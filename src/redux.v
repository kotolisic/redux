==> flow/design.v <==
module redux(
    input  wire        locked,
    input  wire        clock,
    output reg  [19:0] address,
    input  wire [ 7:0] din,
    output reg  [ 7:0] dout,
    output reg         we,
    output reg  [ 7:0] reg_n,
    input  wire [31:0] reg_i,
    output reg  [31:0] reg_o
);
initial begin we = 0; dout = 0; end
parameter state_init = 0;
parameter state_imm  = 1;
parameter state_reg  = 2;
parameter state_acc  = 3;
parameter state_exec = 4;
reg [19:0] pc        = 0;
reg        prefetch  = 1;
reg [ 1:0] fetch_id  = 0;
reg [31:0] a;
reg [31:0] op;
reg [ 7:0] ir;
reg [ 3:0] tstate = 0;
reg [ 2:0] id = 0;
always @(posedge clock)
if (locked) begin
    if (prefetch) begin
        prefetch <= 0;
        fetch_id <= 0;
        address  <= pc;
    end
    else begin
        address <= address + 1;
        if (fetch_id < 2) fetch_id <= fetch_id + 1;
        else case (tstate)
            state_init: begin
                ir <= din;
                id <= 0;
                op <= 0;
                casex (din)
                      8'bxxxx_00_xx: begin tstate <= state_reg; end
                      8'bxxxx_01_xx: begin tstate <= state_imm; end
                      8'bxxxx_10_xx: begin tstate <= state_acc;  address <= a; end
                      8'bxxxx_11_xx: begin tstate <= state_exec; op <= pc + 2 + din[1:0]; end
                endcase
            end
            state_imm: begin
                case (id)
                    0: op[ 7:0]  <= din;
                    1: op[15:8]  <= din;
                    2: op[23:16] <= din;
                    3: op[31:24] <= din;
                endcase
                if (id == ir[1:0]) tstate <= state_exec; id <= id + 1;
            end
            state_reg: begin
                case (id)
                    0: begin reg_n <= din; end 
                    3: begin
                        case (ir[1:0])
                            0: op <= reg_i[ 7:0];
                            1: op <= reg_i[15:0];
                            2: op <= reg_i[23:0];
                            3: op <= reg_i[31:0];
                        endcase
                        tstate <= state_exec;
                    end
                endcase
                id <= id + 1;
            end
            state_acc: 
            case (id)
                0: begin id <= 1; address <= a; end
                1: id <= 2;
                2: id <= 3;
                3: begin op[ 7:0]  <= din; if (ir[1:0] == 0) tstate <= state_exec; end
                4: begin op[15:8]  <= din; if (ir[1:0] == 1) tstate <= state_exec; end
                5: begin op[23:16] <= din; if (ir[1:0] == 2) tstate <= state_exec; end
                6: begin op[31:24] <= din; tstate <= state_exec; end
            endcase
            state_exec: begin
                prefetch <= 1;
                tstate   <= state_init;
                casex (ir)
                  8'b0000_xxxx: a <= op;
                  8'b0010_xxxx: begin   end
                  8'b0011_xxxx: begin   end
                  8'b0100_xxxx: begin   end
                  8'b0101_xxxx: begin   end
                  8'b0111_xxxx: begin   end
                endcase
            end
        endcase
    end
end
else prefetch <= 1;
endmodule
-- From RTL to reports: redux
Tool output for the design above, in the order of the flow.
Line numbers count from 1 in the design file above.
Cell names lack the library's common part.
A cell with n/a has no value.
- top: redux
- clock port: clock
- cell library: sky130hd
- library corner: tt_025C_1v80

-- Word level
Source: Yosys, flattened and elaborated, memories not mapped. Widths are those after wreduce. Registers that Yosys merges into a memory's read port (data or address) are not register bits. Print and check cells do not count. Equal cells are merged and count once.
- noted bits in registers: 86
- output and inout port bits at 69
- equality and inequality tests at 30
- bitwise logic cells at 2
- mux-type cells: 34
- reduce/logical cells: 23
- noted add/sub/neg operators: 4
- $lt $le $gt $ge: 1
- operators with widths (operator ; number):
    8-bit parallel mux with 4-bit select ; 2
    20-bit two-way mux ; 3
    8-bit two-way mux ; 7
    4-bit parallel mux with 4-bit select ; 3
    20-bit parallel mux with 2-bit select ; 1
    4-bit two-way mux ; 8
    7-bit AND reduction ; 3
    20-bit by 1-bit adder with 20-bit output (second input constant) ; 1
    4-bit parallel mux with 5-bit select ; 1
    3-bit parallel mux with 3-bit select ; 2
    8-bit parallel mux with 2-bit select ; 1
    5-bit AND reduction ; 3
    2-bit != test (second input constant) ; 7
    10-bit AND reduction ; 1
    3-bit == test (second input constant) ; 3
    3-bit != test (second input constant) ; 3
    2-bit == test (second input constant) ; 4
    4-bit by 2-bit == test with 1-bit output (second input constant) ; 2
    4-bit zero test ; 2
    4-bit parallel mux with 2-bit select ; 1
    2-bit OR reduction ; 3
    3-bit by 2-bit == test with 1-bit output (second input constant) ; 2
    5-bit != test (second input constant) ; 1
    5-bit nonzero test ; 1
    2-bit by 1-bit == test with 1-bit output (second input constant) ; 2
    2-bit zero test ; 2
    4-bit by 1-bit == test with 1-bit output (second input constant) ; 1
    4-bit by 3-bit == test with 1-bit output (second input constant) ; 1
Other operator kinds: 20; their cells: 23.

-- Longest topological paths
Longest topological path by Yosys (ltp), each cell counted once; first at word level (registers and memories cut), then after technology mapping (sequential cells cut; the memories' decode and read muxes count).
- word-level depth at 5
- ABC_AREA at 0
- gate-level depth with buffers at 8

-- Mapped cells and area
Yosys stat after the flow's synthesis: flattened, memories mapped to cells. It holds for the ABC_AREA given above (unset counts as 0); a run with the other value may have another netlist.
- cells by type (type ; number ; total area (µm²)):
    edfxtp_1 ; 82 ; 2.46E+03
    buf_4 ; 43 ; 322.81
    nand2_1 ; 36 ; 135.13
    xnor2_1 ; 15 ; 131.376
    ha_1 ; 10 ; 125.12
    nor2_1 ; 32 ; 120.115
    a22o_1 ; 8 ; 70.067
    xor2_1 ; 8 ; 70.067
    nand3_1 ; 13 ; 65.062
    o21ai_1 ; 13 ; 65.062
    nor3_2 ; 5 ; 50.048
    a21oi_1 ; 9 ; 45.043
    o21ai_0 ; 8 ; 40.038
    nand2b_1 ; 6 ; 37.536
    buf_2 ; 7 ; 35.034
    and3_1 ; 5 ; 31.28
    a22oi_1 ; 4 ; 30.029
    inv_1 ; 8 ; 30.029
Not listed: further types 31, cells in them 50.
- standard cells after synthesis at 362
- mapped flip-flops: 83
- noted buffer cells: 56
- cell area after synthesis at 4255.3 µm²

-- Timing after synthesis
Source: OpenSTA report_checks on the synthesized netlist (no wires, ideal clock, input and output delay 20% of the period each), path of least setup slack; recovery checks are left aside. Register names are those of the netlist, which keeps one name where synthesis merged equal registers.
- path type: register to register
- from: register tstate[2]
- to: register a[0]
- data required time: 3.168 ns
- library setup time at 0.422 ns
- launch time at the first pin: 0.000 ns
- path buffers at 2
- path slack: 0.831 ns
- noted stages: 5
- noted clock period: 3.59 ns
- noted arrival time: 2.337 ns
- path delay at 2.759 ns
- synthesis period reached: 2.759 ns
"path delay" is the arrival time less input delay plus setup time.
"stages" counts driving pins, that of a launching flip-flop among them; a cell with two outputs on the path counts twice.
"synthesis period reached" = period - worst setup slack (recovery checks aside). The figure is calculated, with input and output delays left at 20% of the set period.
The rows between start and end are the longest chain of elaborated cells between them; the timing report does not say that the signal goes this way. Where chains are equally long, one stands for them.
A line is the first line of the expression or statement that the cell stems from. Yosys adds cells for indexed reads and writes and turns some case tables into memories.
A register here has more assigning lines than the two given.
- cells stage by stage: edfxtp_1 -> buf_2 -> buf_1 -> nand2_1 -> nor3_1
- length of the longest elaborated chain at 2
- elaborated cells on any way between the ends at 2
- RTL lines with such cells: 1
- RTL lines, path after synthesis (item ; line ; text):
    start: declaration ; 24 ; reg [ 3:0] tstate = 0;
    start: assignment ; 42 ; 8'bxxxx_00_xx: begin tstate <= state_reg; end
    start: assignment ; 43 ; 8'bxxxx_01_xx: begin tstate <= state_imm; end
    4-bit by 3-bit == test with 1-bit output ; 36 ; else case (tstate)
    5-bit AND reduction ; n/a ;
    end: assignment ; 86 ; 8'b0000_xxxx: a <= op;

-- Worst path after layout
From the final timing report of run 2: the path of least setup slack in the routed layout; clock arrival at registers is part of the times.
- path type: register to register
- from: register id[0]
- to: register tstate[0]
- noted arrival time: 2.31 ns
- data required time: 2.71 ns
- noted clock period: 2.72 ns
- path slack: 0.40 ns
- path buffers at 0
- library setup time at 0.35 ns
- noted stages: 6
- launch time at the first pin: 0.35 ns
The rows between start and end are the longest chain of elaborated cells between them; the timing report does not say that the signal goes this way. Where chains are equally long, one stands for them.
A register here has more assigning lines than the two given.
The path ends at the enable pin of a flip-flop; only ways to that pin are counted.
- cells stage by stage: edfxtp_1 -> ha_1 -> ha_1 -> o31ai_1 -> o311ai_0 -> a311oi_1
- length of the longest elaborated chain at 3
- elaborated cells on any way between the ends at 12
- RTL lines, path post-layout (item ; line ; text):
    start: declaration ; 25 ; reg [ 2:0] id = 0;
    start: assignment ; 55 ; if (id == ir[1:0]) tstate <= state_exec; id <= id + 1;
    start: assignment ; 70 ; id <= id + 1;
    3-bit == test ; 73 ; case (id)
    5-bit != test ; n/a ;
    10-bit AND reduction ; n/a ;
    end: assignment ; 77 ; 3: begin op[ 7:0]  <= din; if (ir[1:0] == 0) tstate <= state_exec; end
    end: assignment ; 78 ; 4: begin op[15:8]  <= din; if (ir[1:0] == 1) tstate <= state_exec; end
    end: declaration ; 24 ; reg [ 3:0] tstate = 0;

Flow measurements of redux on sky130hd: 2 stored runs with different settings, listed in no order. Input and output delays are each 20% of the period that was set; the output load is 0.01 pF.
By "time on the worst setup path" is meant the share of the clock period that the worst setup path is allowed (20% is reserved at inputs, 20% at outputs), minus its slack. Clock arrival times at its registers enter into it.
By "total power of the final layout" is meant OpenSTA's value without simulated activity: inputs other than the clock are taken to toggle once in ten clock periods, and the tool carries that through the logic.

Run 1

==> flow/run.sh <==
#!/bin/bash
# the make line also repeats the synthesis and layout settings of config.mk as NAME=value (left out here)
make -C /OpenROAD-flow-scripts/flow DESIGN_CONFIG=/design/flow/config.mk WORK_HOME=/design/flow/orfs CLKGATE_MAP_FILE= finish
==> flow/config.mk <==
export PLATFORM = sky130hd
export DESIGN_NAME = redux
export DESIGN_NICKNAME = redux
export VERILOG_FILES = /design/flow/design.v
export SDC_FILE = /design/flow/constraint.sdc
export NUM_CORES = 4
export LEC_CHECK = 0
export ABC_AREA = 0
export CAP_MARGIN = 20
export CELL_PAD_IN_SITES_DETAIL_PLACEMENT = 1
export CORE_ASPECT_RATIO = 1.77
export CORE_MARGIN = 5
export CORE_UTILIZATION = 59
export CTS_CLUSTER_SIZE = 57
export GPL_ROUTABILITY_DRIVEN = 1
export GPL_TIMING_DRIVEN = 0
export HOLD_SLACK_MARGIN = 0.08
export PLACE_DENSITY_LB_ADDON = 0.24
export SETUP_SLACK_MARGIN = 0.19
export SLEW_MARGIN = 20
==> flow/constraint.sdc <==
create_clock -name core_clock -period 2.29 [get_ports {clock}]
set_input_delay 0.4580 -clock core_clock [delete_from_list [all_inputs] [get_ports {clock}]]
set_output_delay 0.4580 -clock core_clock [all_outputs]
set_load 0.01 [all_outputs]

Run 1: stopped before the end: clock tree synthesis reported DPL-0033.

Run 2

==> flow/run.sh <==
#!/bin/bash
# the make line also repeats the synthesis and layout settings of config.mk as NAME=value (left out here)
make -C /OpenROAD-flow-scripts/flow DESIGN_CONFIG=/design/flow/config.mk WORK_HOME=/design/flow/orfs CLKGATE_MAP_FILE= finish
==> flow/config.mk <==
export PLATFORM = sky130hd
export DESIGN_NAME = redux
export DESIGN_NICKNAME = redux
export VERILOG_FILES = /design/flow/design.v
export SDC_FILE = /design/flow/constraint.sdc
export NUM_CORES = 4
export LEC_CHECK = 0
export CAP_MARGIN = 20
export CORE_MARGIN = 2
export CORE_UTILIZATION = 40
export SLEW_MARGIN = 20
==> flow/constraint.sdc <==
create_clock -name core_clock -period 2.72 [get_ports {clock}]
set_input_delay 0.5440 -clock core_clock [delete_from_list [all_inputs] [get_ports {clock}]]
set_output_delay 0.5440 -clock core_clock [all_outputs]
set_load 0.01 [all_outputs]

Measured in run 2:
- worst setup slack after layout at 0.403 ns
- noted the die area: 11479.0 µm²
- post-route utilization at 49.0%
- time on the worst setup path at 2.32 ns
- class of the worst setup path: register to register
- mapped cell area after synthesis: 4255.3 µm²
- total power of the final layout at 2479 uW
